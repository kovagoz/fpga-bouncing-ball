==> flow/design.v <==
module Vga(
  input  i_Clk,
  input  i_Video,
  output o_HSync,
  output o_VSync,
  output o_HBlank,
  output o_VBlank,
  output o_HReset,
  output o_VReset,
  output o_Video);
  parameter p_HPOS = 1;
  parameter p_VPOS = 1;
  reg [9:0] x  = p_HPOS;
  reg [9:0] y  = p_VPOS;
  reg       rx = 0;
  reg       ry = 0;
  reg       bx = 0;
  reg       by = 0;
  always @(posedge i_Clk) begin
    if (x == 640 + 16 + 1   + 96 - 1   + 48)
      x <= 1;
    else
      x <= x + 1;
  end
  always @(negedge i_Clk) begin
    rx <= x == 640 + 16 + 1   + 96 - 1   + 48 - 1;
    bx <= x >= 640 && x < 640 + 16 + 1   + 96 - 1   + 48;
  end
  always @(posedge i_Clk) begin
    if (o_HReset) begin
      if (y == 480 + 10 + 1   + 2 - 1   + 33)
        y <= 1;
      else
        y <= y + 1;
    end
  end
  always @(negedge i_Clk) begin
    ry <= y == 480 + 10 + 1   + 2 - 1   + 33 && x == 640 + 16 + 1   + 96 - 1   + 48 - 1;
    by <= y > 480 && y <= 480 + 10 + 1   + 2 - 1   + 33;
  end
  assign o_HSync = (x < 640 + 16 + 1) || (x > 640 + 16 + 1   + 96 - 1);
  assign o_VSync = (y < 480 + 10 + 1) || (y > 480 + 10 + 1   + 2 - 1);
  assign o_HBlank = bx;
  assign o_VBlank = by;
  assign o_HReset = rx;
  assign o_VReset = ry;
  assign o_Video = (x <= 640 && y <= 480 && i_Video);
endmodule
module Ball(
  input  i_Clk,
  input  i_HBlank,
  input  i_VBlank,
  input  i_HReset,
  input  i_VReset,
  input  i_XDir,
  output o_Video);
  parameter p_STARTX = 640 / 2 - 10 / 2 + 1;
  parameter p_STARTY = 480 / 2 - 10 / 2 + 1;
  reg [9:0] x = 640 - (10 - 1) - (p_STARTX - 1);
  reg [8:0] y = 480 - (10 - 1) - (p_STARTY - 1);
  reg ydir = 1;
  always @(posedge i_Clk) begin
    if (~i_HBlank || i_VReset) begin
      if (i_VReset && i_XDir) begin
        if (x == 1)
          x <= 640;
        else
          x <= x - 1;
      end else if (x == 640)
        x <= 1;
      else
        x <= x + 1;
    end
  end
  always @(posedge i_Clk) begin
    if (~i_VBlank && i_HReset || i_VReset) begin
      if (i_VReset && ydir) begin
        if (y == 1)
          y <= 480;
        else
          y <= y - 1;
      end else if (y == 480)
        y <= 1;
      else
        y <= y + 1;
    end
  end
  always @(posedge i_Clk) begin
    if (i_VBlank) begin
      if (ydir == 1 && y == 1)
        ydir <= 0;
      if (ydir == 0 && y == 480 - 10 + 1)
        ydir <= 1;
    end
  end
  assign o_Video = x <= 640 && x > 640 - 10
                && y <= 480 && y > 480 - 10;
endmodule
module HitDetector(
  input  i_Clk,
  input  i_HReset,
  input  i_HBlank,
  input  i_Ball,
  output o_XDir);
  reg       xdir = 0;
  reg [9:0] dx   = 0;  
  always @(posedge i_Clk) begin
    if (i_HReset)
      dx <= 0;
    if (~i_HBlank)
      dx <= dx + 1;
  end
  always @(negedge i_Clk) begin
    if (i_Ball) begin
      if (xdir == 0 && dx == 1)
        xdir <= 1;
      if (xdir == 1 && dx == 640)
        xdir <= 0;
    end
  end
  assign o_XDir = xdir;
endmodule
module Main(
  input i_Clk,
  output o_VGA_HSync,
  output o_VGA_VSync,
  output o_VGA_Red_0,
  output o_VGA_Red_1,
  output o_VGA_Red_2,
  output o_VGA_Grn_0,
  output o_VGA_Grn_1,
  output o_VGA_Grn_2,
  output o_VGA_Blu_0,
  output o_VGA_Blu_1,
  output o_VGA_Blu_2);
  wire w_HBlank, w_VBlank;
  wire w_HReset, w_VReset;
  wire w_Video, w_Video_Ball;
  wire w_XDir;
  Vga vga(
    .i_Clk(i_Clk),
    .i_Video(w_Video_Ball),
    .o_HSync(o_VGA_HSync),
    .o_VSync(o_VGA_VSync),
    .o_HBlank(w_HBlank),
    .o_VBlank(w_VBlank),
    .o_HReset(w_HReset),
    .o_VReset(w_VReset),
    .o_Video(w_Video)
  );
  Ball ball(
    .i_Clk(i_Clk),
    .i_HBlank(w_HBlank),
    .i_VBlank(w_VBlank),
    .i_HReset(w_HReset),
    .i_VReset(w_VReset),
    .i_XDir(w_XDir),
    .o_Video(w_Video_Ball)
  );
  HitDetector hit(
    .i_Clk(i_Clk),
    .i_HReset(w_HReset),
    .i_HBlank(w_HBlank),
    .i_Ball(w_Video_Ball),
    .o_XDir(w_XDir)
  );
  assign o_VGA_Red_0 = w_Video;
  assign o_VGA_Red_1 = w_Video;
  assign o_VGA_Red_2 = w_Video;
  assign o_VGA_Grn_0 = w_Video;
  assign o_VGA_Grn_1 = w_Video;
  assign o_VGA_Grn_2 = w_Video;
  assign o_VGA_Blu_0 = w_Video;
  assign o_VGA_Blu_1 = w_Video;
  assign o_VGA_Blu_2 = w_Video;
endmodule
# ---- Reports on Main
# What the tools print for Main, step after step.
# Line numbers count from 1 in the design file above.
# Cell names lack the library's common part.
# A cell with -- has no value.
dict set report design {
  design {Main}
  clock {i_Clk}
  cell_library {sky130hd}
  pvt_corner {tt_025C_1v80}
}

# ---- Elaborated design
# Counts by Yosys on the flattened word-level netlist (proc, flatten, opt, wreduce; memories kept). Register bits leave out memories and registers merged into their read ports (data or address). Print and check cells are left out. Cells with the same type and inputs are merged into one.
dict set report bits {
  clocked_rd_ports_x_width 0
  reg_bits 55
  input_bits 1
  romBits 0
  latch_bits 0
  ram_bits 0
  mem_count 0
}
dict set report op_classes {
  n_div 0
  shifts 0
  compare 14
  reduce_and_logical 23
  bitwise 4
  n_mul 0
  n_addsub 7
  muxes 10
  equal 11
}
# op count
set op_table {}
lappend op_table {{equality test 10 bit (second input constant)} 5}
lappend op_table {{two-way mux 10 bit} 5}
lappend op_table {{adder 10 x 1 -> 10 bit (second input constant)} 4}
lappend op_table {{less-or-equal comparator 10 bit (second input constant)} 3}
lappend op_table {{two-way mux 9 bit} 3}
lappend op_table {{equality test 10 x 1 -> 1 bit (second input constant)} 2}
lappend op_table {{> comparator 10 bit (second input constant)} 2}
lappend op_table {{less-than comparator 10 bit (second input constant)} 2}
lappend op_table {{> comparator 10 x 9 -> 1 bit (second input constant)} 2}
lappend op_table {{equality test 9 bit (second input constant)} 2}
lappend op_table {{logical AND 1 bit} 15}
lappend op_table {{subtractor 10 x 1 -> 10 bit (second input constant)} 1}
lappend op_table {{greater-or-equal comparator 10 bit (second input constant)} 1}
lappend op_table {{less-or-equal comparator 10 x 9 -> 1 bit (second input constant)} 1}
lappend op_table {{less-than comparator 10 x 9 -> 1 bit (second input constant)} 1}
lappend op_table {{adder 9 x 1 -> 9 bit (second input constant)} 1}
lappend op_table {{subtractor 9 x 1 -> 9 bit (second input constant)} 1}
lappend op_table {{equality test 9 x 1 -> 1 bit (second input constant)} 1}
lappend op_table {{> comparator 9 bit (second input constant)} 1}
lappend op_table {{less-or-equal comparator 9 bit (second input constant)} 1}
lappend op_table {{logical OR 1 bit} 4}
lappend op_table {{NOT 1 bit} 4}
lappend op_table {{AND reduction 2 bit} 2}
lappend op_table {{nonzero test 2 bit} 2}
lappend op_table {{!= test 2 x 1 -> 1 bit (second input constant)} 1}
lappend op_table {{two-way mux 1 bit} 2}

# ---- Depth
# Yosys ltp: most cells in a row. Word level: on the elaborated netlist, between registers, memories and ports. Mapped: between sequential cells and ports; inverters and the memories' decode and read muxes count.
dict set report logic_depth {
  depth_word 5
  abc_area 0
  ltp_mapped 7
  ltp_nobuf 6
}

# ---- After synthesis
# Yosys stat after the flow's synthesis: flattened, memories mapped to cells. It holds for the ABC_AREA given above (unset counts as 0); a run with the other value may have another netlist.
# The area totals of this step are shown rounded.
# type count type_area_um2
set types {}
lappend types {edfxtp_1 41 1.23E+03}
lappend types {dfxtp_1 14 280.269}
lappend types {ha_1 18 225.216}
lappend types {xnor2_1 16 140.134}
lappend types {nor2_1 36 135.13}
lappend types {nand3_1 22 110.106}
lappend types {inv_1 25 93.84}
lappend types {nand2_1 24 90.086}
lappend types {o21ai_0 15 75.072}
lappend types {buf_4 9 67.565}
lappend types {clkbuf_1 18 67.565}
lappend types {a21oi_1 13 65.062}
lappend types {nor3_1 13 65.062}
lappend types {xor2_1 7 61.309}
lappend types {nand4_1 9 56.304}
lappend types {or3_1 9 56.304}
lappend types {a221oi_2 3 45.043}
lappend types {nor4_1 7 43.792}
# Not listed: further types 44, cells in them 96.
dict set report mapped {
  seqArea_mm2 0.0015
  area_mm2 0.0037
  cell_count 395
  flip_flops 55
}
# The figures by module come from a second, unflattened synthesis with its own total; it is not the netlist above.
dict set report hier_totals {
  cells_unflattened 392
  hier_area_mm2 0.0037
}
# Rows give one instance, submodules left out.
# mod n_cells mod_seq_area_mm2 area_mm2 n_inst
set by_module {}
lappend by_module {Ball 195 0.0006 0.0017 1}
lappend by_module {Vga 128 0.00058 0.0013 1}
lappend by_module {HitDetector 61 0.00033 0.00064 1}
lappend by_module {Main 8 0 0.00006 1}

; 2 stored runs of Main in the flow (synthesis by Yosys, layout by OpenROAD, sky130hd cells), in arbitrary order. Constraints: input delay and output delay 20% of the set period each, output load 0.01 pF.
; "fin_power_mw" is the tool's figure for a default switching activity; nothing was simulated.
; Results are given in rounded form.

[job 1: settings]
period_ns = 2.32
CORE_UTILIZATION = 25
SETUP_SLACK_MARGIN = -0.05
PLACE_DENSITY = 0.36
CORE_ASPECT_RATIO = 0.58
CORE_MARGIN = 4
CELL_PAD_IN_SITES_DETAIL_PLACEMENT = 0
SLEW_MARGIN = 25
CAP_MARGIN = 20
[job 1: results]
synth_chip_area_mm2 = 0.0037
fin_power_mw = 1.9
design_die_area_mm2 = 0.017
total_negative_slack_ps = -11000
layout_utilization_pct = 38
hold_ws_ps = 520
worst_setup_slack_ps = -630
cell_area_final_mm2 = 0.0054

[job 2: settings]
period_ns = 2.72
CORE_UTILIZATION = 29
ABC_AREA = 0
SLEW_MARGIN = 15
MIN_ROUTING_LAYER = met2
CAP_MARGIN = 20
CORE_MARGIN = 2
[job 2: results]
synth_chip_area_mm2 = 0.0037
fin_power_mw = 1.6
design_die_area_mm2 = 0.014
total_negative_slack_ps = -3300
layout_utilization_pct = 40
hold_ws_ps = 450
worst_setup_slack_ps = -320
cell_area_final_mm2 = 0.005
